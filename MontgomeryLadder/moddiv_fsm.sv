==> flow/design.v <==
module moddiv_fsm
#(
    parameter DATA_LEN		=	256,
	parameter CONT_LEN		=	30
)
(
	input logic 				clk,
	input logic 				rst,
	input logic 				start_div,
	input logic					U_eq1,
	input logic					bor2,
	input logic	[1:0]			n1,
	input logic	[1:0]			n2,
	output logic [0:CONT_LEN-1]	ctrl,
	output logic 				finish_div
);
enum {IDLE, PRE, LOOP, FINISH} state_now, state_next;
always_ff @(posedge clk)
begin
	if (rst)
		state_now <= IDLE;
	else
		state_now <= state_next;
end
always_comb begin
	case(state_now)
		IDLE:		state_next = start_div ? PRE : IDLE;
		PRE:		state_next = LOOP;
		LOOP:		state_next = U_eq1 ? FINISH : LOOP;
		FINISH:		state_next = IDLE;
		default:	state_next = IDLE;
	endcase
end
always_ff @(posedge clk)
begin
	case(state_next)
		IDLE:		ctrl <= 30'b0100_0_00_01010100_00_000100_00_00000;
		PRE:		ctrl <= 30'b1011_1_11_11010100_00_100100_00_00000;
		LOOP:		if (bor2 == 1'b1)
						ctrl <= {7'b1011111, 8'b11110001, n1, 6'b100110, n2, 5'b00000};
					else
						ctrl <= {7'b1011111, 8'b00111101, n1, 6'b010110, n2, 5'b00000};
		FINISH:		ctrl <= 30'b0100_1_00_11010100_00_100100_00_00000;
		default:	ctrl <= 30'b0100_1_00_11010100_00_100100_00_00000;
	endcase
end
assign finish_div = (state_now == FINISH);
endmodule
# Step by step through the tools: moddiv_fsm

What the tools print for moddiv_fsm, step after step.
Lines are those of the file above, counted from 1.
Cell names lack the library's common part.
The mark -- stands for no value.

Design top: moddiv_fsm
Clock input: clk
Cell library: sky130hd
Library corner: tt_025C_1v80

# Word-level counts

Yosys after proc, flatten, opt, wreduce and memory -nomap, before mapping. Enables and synchronous resets that opt folds into registers are not counted as muxes. Memory bits, and registers merged into a memory's read port (data or address), are not among the register bits. Print and check cells are not counted. Equal cells are merged and count once.

Bits in registers: 62
Bits in latches: 0
RAM bits: 0
ROM bits: 0
Word width x clocked read ports: 0
Memory cells: 0
Input port bits: 9
Output and inout port bits: 31
Elaborated cells: 14

$add $sub $neg: 0
Multipliers: 0
Divide/modulo/power cells: 0
Order comparisons: 0
Equal/unequal tests: 5
Shifts and indexed selects: 0
Muxes and demuxes: 5
Bitwise operators: 0
Reduce/logical cells: 2

Operator list:

| operator                                        | number |
| == test 32 x 2 -> 1 bit (second input constant) | 3 |
| parallel mux 30 bit (select 3 bit)              | 1 |
| == test 32 x 1 -> 1 bit (second input constant) | 2 |
| logical NOT 32 bit                              | 2 |
| 2-to-1 mux 23 bit                               | 1 |
| parallel mux 2 bit (select 3 bit)               | 1 |
| 2-to-1 mux 1 bit                                | 2 |

# Logic depth

Yosys ltp: most cells in a row. Word level: on the elaborated netlist, between registers, memories and ports. Mapped: between sequential cells and ports; inverters and the memories' decode and read muxes count.

Word-level depth: 4
ABC_AREA: 0
Depth in mapped cells: 5
Depth with buffers taken out: 5

# Mapped cells and area

Source: synth_stat.txt of the flow (Yosys; design flattened, memories mapped). It holds for the ABC_AREA given above (unset counts as 0); a run with the other value may have another netlist.

Cells by type:

| cell     | number | total area (um^2) |
| dfxtp_1  | 16     | 320.307 |
| buf_4    | 18     | 135.13 |
| ha_1     | 6      | 75.072 |
| and2_1   | 5      | 31.28 |
| inv_1    | 6      | 22.522 |
| nand2_1  | 6      | 22.522 |
| nor2_1   | 5      | 18.768 |
| nor3_2   | 1      | 10.01 |
| nor2b_2  | 1      | 8.758 |
| conb_1   | 2      | 7.507 |
| nand2b_1 | 1      | 6.256 |
| a21oi_1  | 1      | 5.005 |
| nor3_1   | 1      | 5.005 |
| o21ai_0  | 1      | 5.005 |
| o21ai_1  | 1      | 5.005 |

Cells in the netlist: 71
Synthesis area: 678.2 um^2
Mapped flip-flops: 16
Buffer cells: 18

# Worst setup path after synthesis

Path of least setup slack by OpenSTA after synthesis, without wires, with an ideal clock, recovery checks aside; 20% of the period is set as input and as output delay. Where synthesis merged equal registers, the netlist keeps one of their names.

Kind: register -> register
From: register state_now
To: register ctrl[12]
Period: 1.32 ns
Setup time: 0.123 ns
Arrival: 1.096 ns
Required time: 1.197 ns
Setup slack: 0.101 ns
Delay of the path: 1.219 ns
Stages: 6
Synthesis period reached: 1.219 ns

"delay of the path" = arrival - input delay + setup time.
"stages": output pins that drive a net of the path, with the launching flip-flop's if there is one; two outputs of one cell count as two.
"synthesis period reached" is the clock period less the worst setup slack; recovery checks do not enter. This is arithmetic on one report: input and output delays are still those of the set period (20% each).
Where an end lacks its bit number, it is one bit of the signal, or one of the new flip-flops if synthesis recoded a state register.
A register here has more assigning lines than the two given.

Cell sequence: dfxtp_1 > nor2_1 > inv_1 > ha_1 > nor3_2 > o21ai_1

Ends and longest elaborated chain, post-synthesis:

| element            | RTL line | source |
| start: declaration | 17       | `enum {IDLE, PRE, LOOP, FINISH} state_now, state_next;` |
| start: assignment  | 21       | `state_now <= IDLE;` |
| start: assignment  | 23       | `state_now <= state_next;` |
| end: assignment    | 40       | `ctrl <= {7'b1011111, 8'b11110001, n1, 6'b100110, n2, 5'b00000};` |
| end: assignment    | 42       | `ctrl <= {7'b1011111, 8'b00111101, n1, 6'b010110, n2, 5'b00000};` |
| end: declaration   | 14       | `output logic [0:CONT_LEN-1] ctrl,` |

No chain of elaborated cells between the ends is given.

# Worst path after layout

From the final timing report of run B: the path of least setup slack in the routed layout; clock arrival at registers is part of the times.

Kind: register -> output
From: register ctrl[2]
To: output ctrl[2]
Period: 2.04 ns
Output delay: 0.41 ns
Arrival: 1.27 ns
Required time: 1.63 ns
Setup slack: 0.36 ns
Stages: 3

A register here has more assigning lines than the two given.

Cell sequence: dfxtp_1 > buf_4 > clkdlybuf4s50_1
Cells in the longest elaborated chain: 0
Elaborated cells between the ends (all ways): 0

Ends and longest elaborated chain, after layout:

| element            | RTL line | source |
| start: declaration | 14       | `output logic [0:CONT_LEN-1] ctrl,` |
| start: assignment  | 40       | `ctrl <= {7'b1011111, 8'b11110001, n1, 6'b100110, n2, 5'b00000};` |
| start: assignment  | 42       | `ctrl <= {7'b1011111, 8'b00111101, n1, 6'b010110, n2, 5'b00000};` |
| end: declaration   | 14       |  |

==> runs of moddiv_fsm <==
Module moddiv_fsm, platform sky130hd: 2 stored runs of the flow (Yosys, OpenROAD) with differing settings, in no particular order. Input and output delays are each 20% of the period that was set; the output load is 0.01 pF.
By "worst path time" is meant the share of the clock period that the worst setup path is allowed (20% is reserved at inputs, 20% at outputs), minus its slack. Clock arrival times at its registers enter into it.
"total power of the final layout" rests on the timing tool's default activity at the inputs, not on a simulated workload.
Settings: . = not set for that run.
Among the results, . means that no value is shown for the run.

| name                                                     | run A | run B              |
| period_ns                                                | 1.54  | 2.04               |
| CORE_UTILIZATION                                         | 68    | 17                 |
| SETUP_SLACK_MARGIN                                       | 0.16  | .                  |
| PLACE_DENSITY_LB_ADDON                                   | 0.07  | .                  |
| CORE_ASPECT_RATIO                                        | 1.18  | .                  |
| CORE_MARGIN                                              | 3     | 2                  |
| CELL_PAD_IN_SITES_DETAIL_PLACEMENT                       | 2     | .                  |
| TNS_END_PERCENT                                          | 85    | 65                 |
| GPL_TIMING_DRIVEN                                        | 1     | 0                  |
| MAX_ROUTING_LAYER                                        | met5  | .                  |
| CAP_MARGIN                                               | 20    | 30                 |
| SLEW_MARGIN                                              | 20    | 20                 |
| PLACE_DENSITY                                            | .     | 0.61               |
| CTS_CLUSTER_SIZE                                         | .     | 75                 |
| worst path time (ns)                                     | .     | 1.27               |
| worst setup path kind                                    | .     | register -> output |
| cell area after synthesis (um^2)                         | .     | 678.2              |
| utilization after layout                                 | .     | 0.294              |
| total power of the final layout (µW)                     | .     | 796.9              |
| die size (um^2)                                          | .     | 4510.5             |
| sum of negative setup slack (ns)                         | .     | 0.000              |
| worst slack on setup checks (ns)                         | .     | 0.358              |
| area of the standard cells in the finished layout (um^2) | .     | 1099.8             |

Run A: not finished: floorplanning ended with error PDN-0185
